==> flow/design.v <==
module RS(
input 					clk,
input 					reset,
input			[15:0]	nonce,
input 		[15:0]	digit,
output reg	[15:0]	out);
always @(negedge clk)
	if(~reset)
		out = nonce;
	else
		out = digit;
endmodule
module LFSR(
input 					clk,
input 					reset,
input			[15:0]	nonceF,
output reg	[15:0]	out);
always @(negedge clk)
	if(~reset)
		out = nonceF;
endmodule
* Reports on RS
Tool output for the design above, in the order of the flow.
Lines are those of the file above, counted from 1.
A cell with n/a has no value.
- Design top :: RS
- Clock port :: clk
- Library :: sky130hd
- Library corner :: tt_025C_1v80

* Word level
Counts by Yosys on the flattened word-level netlist (proc, flatten, opt, wreduce; memories kept). Register bits leave out memories and registers merged into their read ports (data or address); mux counts leave out enables and synchronous resets folded into registers. Print and check cells are left out. Cells with the same type and inputs are merged into one.
- Multiplexer cells :: 1
** Operators by type and width (count)
- 16-bit two-way mux :: 1
- Register bits :: 16
- Input port bits :: 34
- Output and inout port bits :: 16
- Cells after elaboration :: 2

* Logic depth
Depth = most cells in a row (Yosys ltp): at word level without a register or memory, in the mapped netlist without a sequential cell, where the memories' decode and read muxes count.
- Depth after elaboration :: 1
- ABC_AREA :: 0
- Mapped depth :: 3
- Depth with buffers taken out :: 1

* Netlist
Yosys stat after the flow's synthesis: flattened, memories mapped to cells. It holds for the ABC_AREA given above (unset counts as 0); a run with the other value may have another netlist.
Totals and module areas in this step are rounded.
** Cell types
- sky130_fd_sc_hd__dfxtp_1 :: count 16, area in all 320.307 um^2
- sky130_fd_sc_hd__mux2_4 :: count 10, area in all 150.144 um^2
- sky130_fd_sc_hd__mux2_2 :: count 6, area in all 67.565 um^2
- sky130_fd_sc_hd__buf_12 :: count 1, area in all 20.019 um^2
- sky130_fd_sc_hd__buf_6 :: count 1, area in all 11.261 um^2
- sky130_fd_sc_hd__inv_1 :: count 1, area in all 3.754 um^2
- Sequential part of the area :: 320 um^2
- Flip-flop cells :: 16
- Cells in the netlist :: 35
- Buffer cells :: 2
- Chip area (Yosys) :: 573 um^2

## Implementation results

Design RS on sky130hd. What follows are 2 stored runs of the flow, each under its own settings; their order means nothing. The constraints put input and output delay at 20% of the set period each and load the outputs with 0.01 pF.

** Run A
- Settings :: period_ns=2.41; CORE_UTILIZATION=67; SETUP_SLACK_MARGIN=0.36; CORE_MARGIN=5; CELL_PAD_IN_SITES_GLOBAL_PLACEMENT=1; GPL_TIMING_DRIVEN=1; CTS_CLUSTER_SIZE=53; CTS_CLUSTER_DIAMETER=33; CAP_MARGIN=30; SLEW_MARGIN=20
- Outcome :: no final report: floorplanning broke off with PDN-0185

** Run B
- Settings :: period_ns=2.55; CORE_UTILIZATION=42; SETUP_SLACK_MARGIN=0.54; HOLD_SLACK_MARGIN=-0.09; CORE_ASPECT_RATIO=0.95; CORE_MARGIN=4; CELL_PAD_IN_SITES_GLOBAL_PLACEMENT=0; GPL_ROUTABILITY_DRIVEN=0; CTS_CLUSTER_SIZE=96; SLEW_MARGIN=30; MIN_ROUTING_LAYER=met2; CAP_MARGIN=20
- Outcome :: no final report: routing broke off with DPL-0033
